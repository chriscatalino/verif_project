==> flow/design.v <==
module WRAP_UART (DataBus, AddressBus, ControlBus, InData, Load_XMT_datareg, Byte_ready, T_byte, Breq, Bgnt, clk, bReset);
parameter 		WordSize = 8;		 
output 			Load_XMT_datareg, Byte_ready, T_byte;
output [WordSize-1:0] 	InData;
reg 			Load_XMT_datareg, Byte_ready, T_byte;
reg [WordSize-1:0] 	InData;
input 			bReset;
output 			Breq;
reg       		Breq;
input			Bgnt;
inout [7:0]		DataBus;
inout [31:0]		AddressBus;
inout			ControlBus;
input 			clk;
reg			IntEnable;
reg [3:0]   		cnt;
assign ControlBus = IntEnable ? 1'b0 : 1'bz;
always @(posedge clk)
begin
	   if(IntEnable)				 
	   begin
		   if(AddressBus[31:28] == 4'b0010)	 
		   begin
			T_byte <= AddressBus[2];
			Byte_ready <= AddressBus[1];
			Load_XMT_datareg <= AddressBus[0];
			InData <= DataBus;
		   end
	   end
	else
	begin
	        	T_byte <= 1'b0;
			Byte_ready <= 1'b0;
			Load_XMT_datareg <= 1'b0;
			InData <= 8'h00;
	end
end
always @(posedge clk)
begin
   if(!bReset)
   begin
		IntEnable <= 1'b0;
		Breq <= 1'b0;
		cnt <= 0;
   end
   else
   begin
      if(!IntEnable)
	   begin
		   if(Bgnt)
		   begin
			   IntEnable <= 1'b1;
			   Breq <= 1'b0;
			   cnt <= 1;
		   end
		   else if(AddressBus[31:28] == 4'b0010)
		   begin
			   IntEnable <= 1'b0;
			   Breq <= 1'b1;
		   end
		   else
		   begin
			   IntEnable <= 1'b0;
			   Breq <= 1'b0;
		   end
	   end
	   else if(AddressBus[31:28] != 4'b0010)
	   begin	
		      IntEnable <= 1'b0;
		      Breq <= 1'b0;
		      cnt <= 0;
	   end
	end
end
endmodule
From RTL to reports: WRAP_UART --
The steps from the RTL of WRAP_UART to its reports follow in flow order. Lines are those of the file above, counted from 1. Operators: Yosys type, input widths -> output width; for muxes data width and select width s. Cell names lack the library's common part. The mark n/a stands for no value.
Inputs: top WRAP_UART, clock input clk, cell library sky130hd, timing corner tt_025C_1v80

Word level --
Yosys after proc, flatten, opt, wreduce and memory -nomap, before mapping. Memory bits, and registers merged into a memory's read port (data or address), are not among the register bits. Print and check cells are not counted. Equal cells are merged and count once.
Storage and ports: elaborated cells 17, bits in registers 13, output and inout bits 53, input bits 3
Operators by class: equality and inequality tests 3, multiplexer cells 8
Operators with widths (number):
- $mux 1 | 8
- $eq 4x2->1 const B | 1
- $ne 4x2->1 const B | 1
- $ne 2x1->1 const B | 1

Logic depth --
Longest topological path by Yosys (ltp), each cell counted once; first at word level (registers and memories cut), then after technology mapping (sequential cells cut; the memories' decode and read muxes count).
Depth: depth after elaboration 4, ABC_AREA 0, gate-level depth with buffers 4, depth with buffers taken out 2

Netlist --
Source: synth_stat.txt of the flow (Yosys; design flattened, memories mapped). It holds for the ABC_AREA given above (unset counts as 0); a run with the other value may have another netlist. The area totals of this step are shown rounded.
Mapped netlist: flip-flops 13, chip area (Yosys) 550 sq um, cell count 58, sequential area 260 sq um, buffers 5
Cells by type:
- dfxtp_1 | number 13, total area 260.25 sq um
- mux2i_1 | number 11, total area 110.106 sq um
- nand2_1 | number 22, total area 82.579 sq um
- nor4b_4 | number 1, total area 23.773 sq um
- buf_6 | number 1, total area 11.261 sq um
- o2111a_1 | number 1, total area 11.261 sq um
- a31o_2 | number 1, total area 8.758 sq um
- and3b_1 | number 1, total area 8.758 sq um
- buf_4 | number 1, total area 7.507 sq um
- clkbuf_1 | number 2, total area 7.507 sq um
- nand2b_1 | number 1, total area 6.256 sq um
- buf_2 | number 1, total area 5.005 sq um
- conb_1 | number 1, total area 3.754 sq um
- inv_1 | number 1, total area 3.754 sq um

Path before layout --
OpenSTA on the mapped netlist: ideal clock, no wires. The path of least setup slack (recovery checks aside). Input and output delay are each 20% of the period. Register names are those of the netlist, which keeps one name where synthesis merged equal registers.
Path post-synthesis: path type input-to-reg, from input AddressBus[28], to register Byte_ready, input delay 0.294 ns, stages on the path 3, period 1.47 ns, library setup time 0.072 ns, path slack 0.365 ns, launch time at the first pin 0.294 ns, data required time 1.398 ns, path delay 0.811 ns, buffers on the path 1, data arrival time 1.033 ns, synthesis period reached 1.105 ns
"path delay" is the arrival time less input delay plus setup time. "stages on the path" counts driving pins, that of a launching flip-flop among them; a cell with two outputs on the path counts twice. "synthesis period reached" is the clock period less the worst setup slack; recovery checks do not enter. This is arithmetic on one report: input and output delays are still those of the set period (20% each). The rows between start and end are the longest chain of elaborated cells between them; the timing report does not say that the signal goes this way. Where chains are equally long, one stands for them. A line is the first line of the expression or statement that the cell stems from. Yosys adds cells for indexed reads and writes and turns some case tables into memories.
Between the ends, post-synthesis: cell sequence nor4b_4 buf_6 mux2i_1, cells in the longest elaborated chain 1, elaborated cells between the ends (all ways) 1, classes of those cells 1 x eq/ne
Ends and longest elaborated chain, post-synthesis:
- from (decl) | line 12 | inout [31:0] AddressBus;
- $eq 4x2->1 | line 22 | if(AddressBus[31:28] == 4'b0010)
- to (assign) | line 25 | Byte_ready <= AddressBus[1];
- to (assign) | line 33 | Byte_ready <= 1'b0;
- to (decl) | line 3 | output Load_XMT_datareg, Byte_ready, T_byte;

Wiki page: WRAP_UART / flow data

Below are 2 stored runs of the flow (Yosys, OpenROAD; platform sky130hd) on WRAP_UART, each with its settings, unordered. Constraints: input delay and output delay 20% of the set period each, output load 0.01 pF.

[stored run 1] flow files
==> flow/run.sh <==
#!/bin/bash
# the make line also repeats the synthesis and layout settings of config.mk as NAME=value (left out here)
make -C /OpenROAD-flow-scripts/flow DESIGN_CONFIG=/design/flow/config.mk WORK_HOME=/design/flow/orfs CLKGATE_MAP_FILE= finish
==> flow/config.mk <==
export PLATFORM = sky130hd
export DESIGN_NAME = WRAP_UART
export DESIGN_NICKNAME = WRAP_UART
export VERILOG_FILES = /design/flow/design.v
export SDC_FILE = /design/flow/constraint.sdc
export NUM_CORES = 4
export LEC_CHECK = 0
export CAP_MARGIN = 20
export CORE_MARGIN = 2
export CORE_UTILIZATION = 53
export SLEW_MARGIN = 20
==> flow/constraint.sdc <==
create_clock -name core_clock -period 1.14 [get_ports {clk}]
set_input_delay 0.2280 -clock core_clock [delete_from_list [all_inputs] [get_ports {clk}]]
set_output_delay 0.2280 -clock core_clock [all_outputs]
set_load 0.01 [all_outputs]

[stored run 1] result: not finished: routing ended with error RSZ-0074

[stored run 2] flow files
==> flow/run.sh <==
#!/bin/bash
# the make line also repeats the synthesis and layout settings of config.mk as NAME=value (left out here)
make -C /OpenROAD-flow-scripts/flow DESIGN_CONFIG=/design/flow/config.mk WORK_HOME=/design/flow/orfs CLKGATE_MAP_FILE= finish
==> flow/config.mk <==
export PLATFORM = sky130hd
export DESIGN_NAME = WRAP_UART
export DESIGN_NICKNAME = WRAP_UART
export VERILOG_FILES = /design/flow/design.v
export SDC_FILE = /design/flow/constraint.sdc
export NUM_CORES = 4
export LEC_CHECK = 0
export CAP_MARGIN = 0
export CORE_ASPECT_RATIO = 0.54
export CORE_MARGIN = 2
export CORE_UTILIZATION = 59
export CTS_CLUSTER_DIAMETER = 149
export CTS_CLUSTER_SIZE = 32
export SETUP_SLACK_MARGIN = 0.06
export SLEW_MARGIN = 20
==> flow/constraint.sdc <==
create_clock -name core_clock -period 1.45 [get_ports {clk}]
set_input_delay 0.2900 -clock core_clock [delete_from_list [all_inputs] [get_ports {clk}]]
set_output_delay 0.2900 -clock core_clock [all_outputs]
set_load 0.01 [all_outputs]

[stored run 2] result: not finished: floorplanning ended with error PDN-0185
