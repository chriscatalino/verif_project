==> flow/design.v <==
`timescale 1ns/10ps
module CannyEdge(dAddrRegRow, dAddrRegCol, bWE, bCE, InData, OutData,
	OPMode, bOPEnable, dReadReg, dWriteReg,	clk, rst_b);
input 	[2:0]			dAddrRegRow, dAddrRegCol;
input				bWE, bCE;
input 	[8-1:0] 	InData;
output 	[8-1:0] 	OutData;
reg     [8-1:0] 	OutData;
input 	[2:0]			OPMode;
input 				bOPEnable;
input 	[3:0]			dReadReg, dWriteReg;
input				clk, rst_b;
reg 	[8-1:0]	regX[0:24];	 
reg 	[8-1:0]	regY[0:24];	 
reg 	[8-1:0]	regZ[0:24];	 
reg 	[8-1:0]	gf[0:24];	 
reg 	[8-1:0]	Out_gf, Out_gradient, Out_direction, Out_bThres;
integer index;
parameter 			dThresHigh = 15;
parameter			dThresLow = 10;
reg 		[31:0]		tpSum;
reg		[1:0]		IntSignal;
reg signed 	[31:0] 		Gx, Gy, fGx, fGy;
reg signed	[1:0]		dx, dy;
always @(clk or rst_b)
begin
	if(!rst_b)
	begin
		gf[0] =1;  gf[1] =3;  gf[2]=4;   gf[3]=3;   gf[4]=1;
		gf[5] =3;  gf[6] =7;  gf[7]=10;  gf[8]=7;   gf[9]=3;
		gf[10]=4;  gf[11]=10; gf[12]=16; gf[13]=10; gf[14]=4;
		gf[15]=3;  gf[16]=7;  gf[17]=10; gf[18]=7;  gf[19]=3;
		gf[20]=1;  gf[21]=3;  gf[22]=4;  gf[23]=3;  gf[24]=1;
	end
end
always @(posedge clk or negedge rst_b)
begin
	if(!rst_b) begin
		IntSignal <= 2'b00;
	end
	else if(bCE==1'b0 && bWE==1'b0) 
	begin
		if(dWriteReg == 0)
			regX[dAddrRegRow*5+dAddrRegCol] <= InData;
		else if(dWriteReg == 1)
			regY[dAddrRegRow*5+dAddrRegCol] <= InData;
		else if(dWriteReg == 2)
			regZ[dAddrRegRow*5+dAddrRegCol] <= InData;
		else
			regZ[dAddrRegRow*5+dAddrRegCol] <= 8'hZ;
	end
	else if(bCE==1'b0 && bWE==1'b1)
	begin
		if(dReadReg == 0)
			OutData <= Out_gf;
		else if(dReadReg == 1)
			OutData <= Out_gradient;
		else if(dReadReg == 2)
			OutData <= Out_direction;
		else if(dReadReg == 3)
			OutData <= regX[dAddrRegRow*5+dAddrRegCol];
		else if(dReadReg == 4)
			OutData <= Out_bThres;
		else
			OutData <= 8'hZ;
	end
	else
	begin
		if(bOPEnable==1'b0)
		begin
			if(OPMode == 0)
			begin
				if(IntSignal == 2'b00)	
				begin
					tpSum <= gf[0]*regX[0]+gf[1]*regX[1]+gf[2]*regX[2]+gf[3]*regX[3]+
						 gf[4]*regX[4]+gf[5]*regX[5]+gf[6]*regX[6]+gf[7]*regX[7]+
						 gf[8]*regX[8]+gf[9]*regX[9]+gf[10]*regX[10]+gf[11]*regX[11]+
						 gf[12]*regX[12]+gf[13]*regX[13]+gf[14]*regX[14]+gf[15]*regX[15]+
						 gf[16]*regX[16]+gf[17]*regX[17]+gf[18]*regX[18]+gf[19]*regX[19]+
						 gf[20]*regX[20]+gf[21]*regX[21]+gf[22]*regX[22]+gf[23]*regX[23]+
						 gf[24]*regX[24];
					 IntSignal <= 2'b01;
				 end
				 else if(IntSignal == 2'b01)
				 begin
		        		Out_gf <= (tpSum>>7);
		        		tpSum <= tpSum;
		        		IntSignal <= IntSignal;
				 end
				 else 
				 begin
					Out_gf <= Out_gf;
					IntSignal <= IntSignal;
					tpSum <= 0;
				 end
			end
		else if(OPMode == 1)
		begin
			if(IntSignal == 2'b00)	
			begin
				Gx <= regX[0]*-1 + regX[1]*0 + regX[2]*1 +
				      regX[5]*-2 + regX[6]*0 + regX[7]*2 +
				      regX[10]*-1 + regX[11]*0 + regX[12]*1;
				Gy <= regX[0]*1 + regX[1]*2 + regX[2]*1 +
				      regX[5]*0 + regX[6]*0 + regX[7]*0 +
				      regX[10]*-1 + regX[11]*-2 + regX[12]*-1;
				IntSignal <= 2'b01;
				Out_gradient <= 8'hZ; Out_direction <= 8'hZ;
				fGx <= 8'hZ; fGy <= 8'hZ;
			end
			else if(IntSignal == 2'b01) 
			begin
				if(Gx < 0 & Gy < 0)
					Out_gradient <= (-Gx-Gy)>>3;
				else if(Gx >= 0 & Gy < 0)
					Out_gradient <= (Gx-Gy)>>3;
				else if(Gx >= 0 & Gy >= 0)
					Out_gradient <= (Gy+Gx)>>3;
				else if(Gx < 0 & Gy >= 0)
					Out_gradient <= (Gy-Gx)>>3;
				Gx <= Gx;
				Gy <= Gy;
				Out_direction <= 8'hZ;
				IntSignal <= 2'b10;
				fGx <= 8'hZ; fGy <= 8'hZ;
			end
			else if(IntSignal == 2'b10) 
			begin
					if(Gy < 0)
					begin
						fGx <= -1*Gx;
						fGy <= -1*Gy;
					end
					else
					begin
						fGx <= Gx;
						fGy <= Gy;
					end
					IntSignal <= 2'b11;
			end
			else if(IntSignal == 2'b11) 
			begin
				if(fGx >= 0)
				begin
					if(fGy <= (fGx>>>1))
						Out_direction <= 8'd0;
					else if((fGy > (fGx>>>1))&&(fGy <= (5*fGx)>>>1))
						Out_direction <= 8'd45;
					else if(fGy > (5*fGx)>>>1)
						Out_direction <= 8'd90;
				end
				else 
				begin
					if((fGy) <= ((-fGx)>>>1))
						Out_direction <= 8'd0;
					else if(((fGy > (-fGx)>>>1))&&(fGy <= ((-5*fGx)>>>1)))
						Out_direction <= 8'd135;
					else if(fGy > ((-5*fGx)>>>1))
						Out_direction <= 8'd90;
				end
				IntSignal <= IntSignal;
			end
			else
			begin
				IntSignal <= IntSignal;
				Out_gradient <= 8'hZ;
				Out_direction <= 8'hZ;
				fGx <= 8'hZ; fGy <= 8'hZ;
				Gx <= 8'hZ; Gy <= 8'hZ;
			end
		end
		else if(OPMode == 2)
		begin
			if(IntSignal == 2'b00) 
			begin
				if(regY[6] == 8'd0) begin dx <= 1; dy <= 0; end
				else if(regY[6] == 8'd45) begin dx <= 1; dy <= -1; end
				else if(regY[6] == 8'd90) begin dx <= 0; dy <= 1;  end
				else if(regY[6] == 8'd135) begin dx <= -1; dy <= -1; end
				else begin dx <= 1'bZ; dy <= 1'bZ; end 
				IntSignal <= 2'b01;
			end
			else if(IntSignal == 2'b01) 
			begin
				if((regX[6] >= regX[6+dx+(5*dy)])&&(regX[6] >= regX[6-dx-(5*dy)]))
				begin
					regX[6+dx+(5*dy)] <= 0;
					regX[6-dx-(5*dy)] <= 0;	 
				end
				else
				begin
					regX[6] <= 0;
				end
				IntSignal <= IntSignal;
			end
		end
		else if(OPMode == 3)
		begin
			if(IntSignal == 2'b00) 
			begin
				if(regY[6] == 8'd0) begin dx <= 0; dy <= 1; end
				else if(regY[6] == 8'd45) begin dx <= -1; dy <= -1; end
				else if(regY[6] == 8'd90) begin dx <= 1; dy <= 0;  end
				else if(regY[6] == 8'd135) begin dx <= 1; dy <= -1; end
				else begin dx <= 1'bZ; dy <= 1'bZ; end
				IntSignal <= 2'b01;
			end	
			else if(IntSignal == 2'b01) begin
				if(regX[6] >= dThresHigh)		 
					Out_bThres <= 1;
				else if(regX[6] <= dThresLow)		 
					Out_bThres <= 0;
				else					 
				begin
					if(regX[6-5*dy-dx] >= dThresHigh || regX[6+5*dy+dx] >= dThresHigh)
						Out_bThres <= 1;
					else if(regZ[6-5*dy-dx] == 1 || regZ[6+5*dy+dx] == 1)
						Out_bThres <= 1;
					else
						Out_bThres <= 0;
				end
				IntSignal <= IntSignal;
			end
		end
	end	
	else
		IntSignal <= 2'b00;
	end  
end
endmodule
# Reports on CannyEdge
# Tool output for the design above, in the order of the flow.
# Lines are those of the file above, counted from 1.
# Operators: Yosys type, input widths -> output width; for muxes data width and select width s.
# Library cell names are shortened.
inputs:
  top_module: "CannyEdge"
  clock: "clk"
  cell_library: "sky130hd"
  lib_corner: "tt_025C_1v80"

# Word level
# Yosys after proc, flatten, opt, wreduce and memory -nomap, before mapping. Print and check cells are not counted. Equal cells are merged and count once.
bits:
  reg_bits: 597
classes:
  multipliers: 25
  n_eq: 179
  logic: 15
  n_cmp: 19
  n_addsub: 50
  reduce_and_logical: 109
  muxes: 516
ops:
  columns: ["cell", "count"]
  rows:
  - ["$mux 8", 465]
  - ["$pmux 8 s25", 7]
  - ["$mul 8x32->32 const B", 3]
  - ["$mul 8x31->31 const B", 2]
  - ["$reduce_and 12->1", 24]
  - ["$mux 32", 9]
  - ["$mul 3x8->11 const A", 8]
  - ["$mul 4x32->32 const A", 2]
  - ["$eq 5x5->1 const B", 45]
  - ["$eq 5x4->1 const B", 40]
  - ["$mul 2x8->10 const A", 8]
  - ["$reduce_and 5->1", 26]
  - ["$gt 32x31->1", 4]
  - ["$le 32x31->1", 4]
  - ["$add 32x32->32", 4]
  - ["$add 15x10->15", 8]
  - ["$eq 5x3->1 const B", 20]
  - ["$ge 32x1->1 const B", 3]
  - ["$neg 32->32", 3]
  - ["$add 15x12->15", 5]
  - ["$reduce_bool 3->1", 24]
  - ["$lt 32x1->1 const B", 2]
  - ["$add 32x8->32", 2]
  - ["$add 15x11->15", 4]
  - ["$ne 2x1->1 const B", 29]
  - ["$mux 2", 28]
  - ["$eq 5x2->1 const B", 10]
  - ["$sub 11x11->11", 3]
# Other operator kinds: 67; their cells: 121.

# Depth
# Longest topological path by Yosys (ltp), each cell counted once; first at word level (registers and memories cut), then after technology mapping (sequential cells cut; the memories' decode and read muxes count).
logic_depth:
  word_depth: 35
  ABC_AREA: 0
  depth_mapped: 38

# After synthesis
# The flow's flattened synthesis, as Yosys stat reports it; memories are mapped. The netlist is that of the ABC_AREA named above (0 if unset); the other value can give another one.
# The area totals of this step are shown rounded.
mapped:
  ff_cells: 584
  cells: 6132
  n_buf: 160
  yosys_area_um2: 63600
by_type:
  columns: ["type", "count", "type_area_um2"]
  rows:
  - ["edfxtp_1", 577, 1.73E+04]
  - ["fa_1", 746, 1.49E+04]
  - ["ha_1", 670, 8383.04]
  - ["inv_1", 1202, 4.51E+03]
  - ["xnor2_1", 177, 1.55E+03]
  - ["nor2_1", 314, 1178.63]
  - ["a21oi_1", 234, 1.17E+03]
  - ["o21ai_0", 208, 1.04E+03]
  - ["xor2_1", 114, 998.458]
  - ["nand2_1", 239, 897.11]
  - ["a21o_1", 115, 863.328]
  - ["a22oi_1", 114, 855.821]
  - ["nor3_1", 124, 620.595]
  - ["a221oi_1", 68, 595.571]
  - ["nand3_1", 113, 565.542]
  - ["clkbuf_1", 128, 480.461]
  - ["mux2i_1", 47, 470.451]
  - ["nand4_1", 71, 444.176]
# Other cell types: 68; their cells: 871.

# Timing after synthesis
# Path of least setup slack by OpenSTA after synthesis, without wires, with an ideal clock, recovery checks aside; 20% of the period is set as input and as output delay. Where synthesis merged equal registers, the netlist keeps one of their names.
synth_timing:
  path_kind: "reg-to-reg"
  from: "register regX[10][2]"
  to: "register Gy[30]"
  arrival_time_ns: 9.015
  driving_pins: 38
  period_ns: 10.6
  slack_ns: 1.319
  path_delay_ns: 9.281
  setup_ns: 0.266
  t_required_ns: 10.334
  synth_period_reached_ns: 9.281
# "path_delay_ns" = arrival - input delay + setup time.
# "driving_pins": output pins that drive a net of the path, with the launching flip-flop's if there is one; two outputs of one cell count as two.
# "synth_period_reached_ns" = period - worst setup slack (recovery checks aside). The figure is calculated, with input and output delays left at 20% of the set period.
# The rows between start and end are the longest chain of elaborated cells between them; the timing report does not say that the signal goes this way. Where chains are equally long, one stands for them.
# A line is the first line of the expression or statement that the cell stems from. Yosys adds cells for indexed reads and writes and turns some case tables into memories.
# At most two assigning lines are given for a register; there are more.
# Where a signal picks the word or bit written, the line may be left out of the assigning lines.
synth_via:
  path_cell_list: "edfxtp_1 -> inv_1 -> fa_1 -> fa_1 -> inv_1 -> ha_1 -> inv_1 -> fa_1 -> inv_1 -> ha_1 -> a21oi_1 -> nor2_1 -> nor2_1 -> o21bai_1 -> a21oi_1 -> o21bai_1 -> a21o_1 -> a21o_1 -> (+2 left out) -> fa_1 -> fa_1 -> inv_1 -> fa_1 -> fa_1 -> inv_1 -> fa_1 -> inv_1 -> ha_1 -> a211oi_1 -> o21ai_0 -> a221o_1 -> and2_1 -> o31ai_1 -> o21ai_0 -> o22ai_1 -> xor2_1 -> nor2_1"
  elab_chain_len: 5
  cone_cells: 5
  cone_classes: "3 x add/sub; 1 x mul; 1 x mux"
synth_rtl:
  columns: ["item", "line_no", "source"]
  rows:
  - ["start, declared", 13, "reg [8-1:0] regX[0:24];"]
  - ["$mul 8x32->32", 106, "regX[10]*-1 + regX[11]*-2 + regX[12]*-1;"]
  - ["$add 11x32->32", 104, "Gy <= regX[0]*1 + regX[1]*2 + regX[2]*1 +"]
  - ["$add 32x32->32 x2", 104, null]
  - ["$mux 32", 99, "if(IntSignal == 2'b00)"]
  - ["end, assigned", 104, null]
  - ["end, assigned", 122, "Gy <= Gy;"]
  - ["end, declared", 23, "reg signed [31:0] Gx, Gy, fGx, fGy;"]

# Path in the finished layout
# Path of least setup slack in the final report of run 2 (OpenROAD, finished layout, wires in). Where an end is a register, its clock arrival counts in the times.
layout_timing:
  path_kind: "reg-to-reg"
  from: "register regX[10][2]"
  to: "register Gy[31]"
  slack_ns: 0.73
  t_required_ns: 11.03
  period_ns: 10.6
  arrival_time_ns: 10.31
  setup_ns: 0.27
  driving_pins: 37
# The rows between start and end are the longest chain of elaborated cells between them; the timing report does not say that the signal goes this way. Where chains are equally long, one stands for them.
# At most two assigning lines are given for a register; there are more.
# Where a signal picks the word or bit written, the line may be left out of the assigning lines.
layout_via:
  path_cell_list: "edfxtp_1 -> inv_1 -> fa_1 -> fa_2 -> inv_1 -> ha_1 -> inv_1 -> fa_1 -> inv_1 -> ha_1 -> a21oi_1 -> o21bai_1 -> a21oi_1 -> o21bai_1 -> a21oi_1 -> o21bai_1 -> o21ai_1 -> buf_4 -> inv_1 -> fa_1 -> fa_1 -> inv_1 -> fa_1 -> fa_1 -> inv_1 -> fa_1 -> inv_1 -> ha_1 -> nand2_1 -> nor3_1 -> nand2_1 -> a2111oi_2 -> o31ai_1 -> a31oi_1 -> o22ai_1 -> xnor2_1 -> nor2_1"
  elab_chain_len: 5
  cone_cells: 5
  cone_classes: "3 x add/sub; 1 x mul; 1 x mux"
layout_rtl:
  columns: ["item", "line_no", "source"]
  rows:
  - ["start, declared", 13, "reg [8-1:0] regX[0:24];"]
  - ["$mul 8x32->32", 106, "regX[10]*-1 + regX[11]*-2 + regX[12]*-1;"]
  - ["$add 11x32->32", 104, "Gy <= regX[0]*1 + regX[1]*2 + regX[2]*1 +"]
  - ["$add 32x32->32 x2", 104, null]
  - ["$mux 32", 99, "if(IntSignal == 2'b00)"]
  - ["end, assigned", 104, null]
  - ["end, assigned", 122, "Gy <= Gy;"]
  - ["end, declared", 23, "reg signed [31:0] Gx, Gy, fGx, fGy;"]

FLOW RESULTS
============

Settings and measured results of 2 stored flow runs for module CannyEdge (sky130hd), not sorted in any way. The constraints put input and output delay at 20% of the set period each and load the outputs with 0.01 pF.
By "achieved_period_ns" is meant the clock period of the run minus its worst setup slack. This is arithmetic on one report: input and output delays are still those of the set period (20% each).
"critical_path_time_ns" = time allowed to the worst setup path (clock period - input delay - output delay, where it has them) - its slack; a late launch clock adds to it, a late capture clock takes from it.
"final_power_uw": no workload was simulated; the value follows from the tool's default switching activity.
Values from the reports are rounded here.

--- run 1 ---
==> flow/run.sh <==
#!/bin/bash
# the make line also repeats the synthesis and layout settings of config.mk as NAME=value (left out here)
make -C /OpenROAD-flow-scripts/flow DESIGN_CONFIG=/design/flow/config.mk WORK_HOME=/design/flow/orfs CLKGATE_MAP_FILE= finish
==> flow/config.mk <==
export PLATFORM = sky130hd
export DESIGN_NAME = CannyEdge
export DESIGN_NICKNAME = CannyEdge
export VERILOG_FILES = /design/flow/design.v
export SDC_FILE = /design/flow/constraint.sdc
export NUM_CORES = 4
export LEC_CHECK = 0
export CAP_MARGIN = 20
export CORE_ASPECT_RATIO = 1.91
export CORE_MARGIN = 2
export CORE_UTILIZATION = 60
export GPL_ROUTABILITY_DRIVEN = 0
export HOLD_SLACK_MARGIN = 0.13
export PLACE_DENSITY_LB_ADDON = 0.05
export SETUP_SLACK_MARGIN = 1.24
export SLEW_MARGIN = 20
==> flow/constraint.sdc <==
create_clock -name core_clock -period 10.2 [get_ports {clk}]
set_input_delay 2.0400 -clock core_clock [delete_from_list [all_inputs] [get_ports {clk}]]
set_output_delay 2.0400 -clock core_clock [all_outputs]
set_load 0.01 [all_outputs]

==> results, as YAML <==
outcome: "stopped before the end: routing reported GRT-0116"

--- run 2 ---
==> flow/run.sh <==
#!/bin/bash
# the make line also repeats the synthesis and layout settings of config.mk as NAME=value (left out here)
make -C /OpenROAD-flow-scripts/flow DESIGN_CONFIG=/design/flow/config.mk WORK_HOME=/design/flow/orfs CLKGATE_MAP_FILE= finish
==> flow/config.mk <==
export PLATFORM = sky130hd
export DESIGN_NAME = CannyEdge
export DESIGN_NICKNAME = CannyEdge
export VERILOG_FILES = /design/flow/design.v
export SDC_FILE = /design/flow/constraint.sdc
export NUM_CORES = 4
export LEC_CHECK = 0
export CAP_MARGIN = 20
export CORE_MARGIN = 2
export CORE_UTILIZATION = 40
export SLEW_MARGIN = 20
==> flow/constraint.sdc <==
create_clock -name core_clock -period 10.6 [get_ports {clk}]
set_input_delay 2.1200 -clock core_clock [delete_from_list [all_inputs] [get_ports {clk}]]
set_output_delay 2.1200 -clock core_clock [all_outputs]
set_load 0.01 [all_outputs]

==> results, as YAML <==
results:
  hold_worst_slack_ns: 0.431
  tns_ns: 0.000
  synthesis_area_um2: 63600
  post_route_stdcell_area_um2: 70400
  fin_ws_ns: 0.728
  critical_path_time_ns: 9.87
  critical_path_kind: "reg-to-reg"
  total_die_area_um2: 162000
  achieved_period_ns: 9.872
  layout_utilization_frac: 0.446
  final_power_uw: 10500
