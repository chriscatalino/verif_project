==> flow/design.v <==
module WRAP_SRAM (DataBus, AddressBus, ControlBus, InData, OutData, Address, bCE, bWE, Breq, Bgnt, clk, bReset);
parameter 			AddressSize = 18;	 
parameter 			WordSize = 8;		 
output [AddressSize-1:0] 	Address;
reg [AddressSize-1:0] 		Address;
output [WordSize-1:0] 		InData;
reg [WordSize-1:0] 		InData;
output 				bCE, bWE;
reg 				bCE, bWE;
output 				Breq;
reg       			Breq;
input [WordSize-1:0] 		OutData;
input				Bgnt;
input 				bReset;
input 				clk;
inout [7:0]			DataBus;
inout [31:0]			AddressBus;
inout				ControlBus;
reg			IntEnable;
reg [3:0]   		cnt;
assign ControlBus = IntEnable? 1'b0 : 1'bz;
assign DataBus = (AddressBus[18] & ~AddressBus[19])? OutData:8'hz; 
always @(posedge clk)
begin
	   if(IntEnable==1'b1)				 
	   begin
		   if(AddressBus[31:28] == 4'b0001)	 
		   begin
			bWE <= AddressBus[18]; 
			bCE <= AddressBus[19];  
			Address <= AddressBus[17:0]; 
			InData <= DataBus;  
		   end
	   end
end
always @(posedge clk)
begin
   if(bReset==1'b0)
   begin
		IntEnable <= 1'b0;
		Breq <= 1'b0;
		cnt <= 0;
   end
   else
   begin
      if(IntEnable==1'b0)
	   begin
		   if(Bgnt==1'b1)
		   begin
			   IntEnable <= 1'b1;
			   Breq <= 1'b0;
			   cnt <= 1;
		   end
		   else if(AddressBus[31:28] == 4'b0001)
		   begin
			   IntEnable <= 1'b0;
			   Breq <= 1'b1;
		   end
		   else
		   begin
			   IntEnable <= 1'b0;
			   Breq <= 1'b0;
		   end
	   end
	   else if(AddressBus[31:28] != 4'b0001)
	   begin	
		      IntEnable <= 1'b0;
		      Breq <= 1'b0;
		      cnt <= 0;
	   end
	end
end
endmodule
== Reports on WRAP_SRAM ==
Tool output for the design above, in the order of the flow.
Lines are those of the file above, counted from 1.
Operators carry their Yosys type and port widths (W data, S select, Z words).
Cell names lack the library's common part.
Not given: n/a
Set-up
  top: WRAP_SRAM
  clock: clk
  cell library: sky130hd
  timing corner: tt_025C_1v80

== Elaborated design ==
Source: Yosys, flattened and elaborated, memories not mapped. Widths are those after wreduce. Registers that Yosys merges into a memory's read port (data or address) are not register bits. Print and check cells do not count. Equal cells are merged and count once.
Cells by class
  bitwise operators: 2
  reduce/logical cells: 1
  muxes and demuxes: 9
  eq/ne operators: 3
Operators by type and width (number)
  $mux W8: 1
  $mux W1: 8
  $eq A4 B1 Y1 const B: 1
  $ne A4 B1 Y1 const B: 1
  $ne A2 B1 Y1 const B: 1
  $reduce_and A2 Y1: 1
  $and A1 B1 Y1: 1
  $not A1 Y1: 1
Word-level totals
  bits of input ports: 11
  flip-flop bits (word level): 30
  output and inout port bits: 70
  word-level cells: 21

== Logic depth ==
Longest topological path by Yosys (ltp), each cell counted once; first at word level (registers and memories cut), then after technology mapping (sequential cells cut; the memories' decode and read muxes count).
Depth
  depth after elaboration: 4
  ABC_AREA: 0
  depth in mapped cells: 2
  depth with buffers taken out: 2

== Netlist ==
The flow's flattened synthesis, as Yosys stat reports it; memories are mapped. The netlist is that of the ABC_AREA named above (0 if unset); the other value can give another one.
Synthesis totals
  sequential area: 880.8 µm²
  standard cells after synthesis: 49
  buffers: 9
  chip area (Yosys): 1014.7 µm²
  flip-flop cells: 30
Cell types
  edfxtp_1: number 28, area in all 840.806 µm²
  buf_4: number 9, area in all 67.565 µm²
  dfxtp_1: number 2, area in all 40.038 µm²
  a2111oi_2: number 1, area in all 15.014 µm²
  or4b_4: number 1, area in all 13.763 µm²
  inv_1: number 3, area in all 11.261 µm²
  o2bb2ai_1: number 1, area in all 8.758 µm²
  nor2b_1: number 1, area in all 6.256 µm²
  conb_1: number 1, area in all 3.754 µm²
  nand2_1: number 1, area in all 3.754 µm²
  nor2_1: number 1, area in all 3.754 µm²

== Worst setup path after synthesis ==
Source: OpenSTA report_checks on the synthesized netlist (no wires, ideal clock, input and output delay 20% of the period each), path of least setup slack; recovery checks are left aside. Register names are those of the netlist, which keeps one name where synthesis merged equal registers.
Path post-synthesis
  kind: input port to flip-flop
  from: input AddressBus[31]
  to: register Address[0]
  time at the first pin: 1.054 ns
  path delay: 2.167 ns
  data required time: 4.857 ns
  stages: 2
  data arrival time: 2.808 ns
  path slack: 2.049 ns
  library setup time: 0.413 ns
  input delay: 1.054 ns
  period: 5.27 ns
  buffers on the path: 0
  period reached after synthesis: 3.221 ns
"path delay" = arrival - input delay + setup time.
"stages": output pins that drive a net of the path, with the launching flip-flop's if there is one; two outputs of one cell count as two.
"period reached after synthesis" is the clock period less the worst setup slack; recovery checks do not enter. This is arithmetic on one report: input and output delays are still those of the set period (20% each).
Between the ends stands the longest chain of elaborated cells between them, by number of cells; it is not shown to be the way that was timed. Of several equally long chains one is given.
Each line given opens the expression or statement behind the cell; cells for indexed reads and writes are added by Yosys, which also makes memories of some case tables.
Between the ends, post-synthesis
  cells stage by stage: or4b_4 nor2_1
  length of the longest elaborated chain: 2
  elaborated cells between the ends (all ways): 2
  those cells by class: eq/ne (1); reduce/logical (1)
RTL lines, path post-synthesis
  start, declared: line 17  | inout [31:0] AddressBus;
  $eq A4 B1 Y1: line 27  | if(AddressBus[31:28] == 4'b0001)
  $reduce_and A2 Y1
  end, assigned: line 31  | Address <= AddressBus[17:0];
  end, declared: line 4  | output [AddressSize-1:0] Address;

Memo
Re: implementation data of WRAP_SRAM

Below are 2 stored runs of the flow (Yosys, OpenROAD; platform sky130hd) on WRAP_SRAM, each with its settings, unordered. Constraints: input delay and output delay 20% of the set period each, output load 0.01 pF.

settings of flow run 1
{
  "period_ns": 2.22,
  "CORE_UTILIZATION": 59,
  "PLACE_DENSITY": 0.64,
  "CELL_PAD_IN_SITES_GLOBAL_PLACEMENT": 0,
  "CTS_CLUSTER_SIZE": 84,
  "SLEW_MARGIN": 5,
  "MIN_ROUTING_LAYER": "met2",
  "CAP_MARGIN": 20,
  "CORE_MARGIN": 2
}
report of flow run 1: did not finish, route, RSZ-0074

settings of flow run 2
{
  "period_ns": 3.26,
  "CORE_UTILIZATION": 25,
  "HOLD_SLACK_MARGIN": -0.06,
  "CORE_ASPECT_RATIO": 0.57,
  "CELL_PAD_IN_SITES_GLOBAL_PLACEMENT": 1,
  "CELL_PAD_IN_SITES_DETAIL_PLACEMENT": 0,
  "ABC_AREA": 0,
  "GPL_TIMING_DRIVEN": 0,
  "CTS_CLUSTER_SIZE": 62,
  "CTS_CLUSTER_DIAMETER": 330,
  "MIN_ROUTING_LAYER": "met2",
  "MAX_ROUTING_LAYER": "met5",
  "CAP_MARGIN": 20,
  "CORE_MARGIN": 2,
  "SLEW_MARGIN": 20
}
report of flow run 2: did not finish, route, RSZ-0074
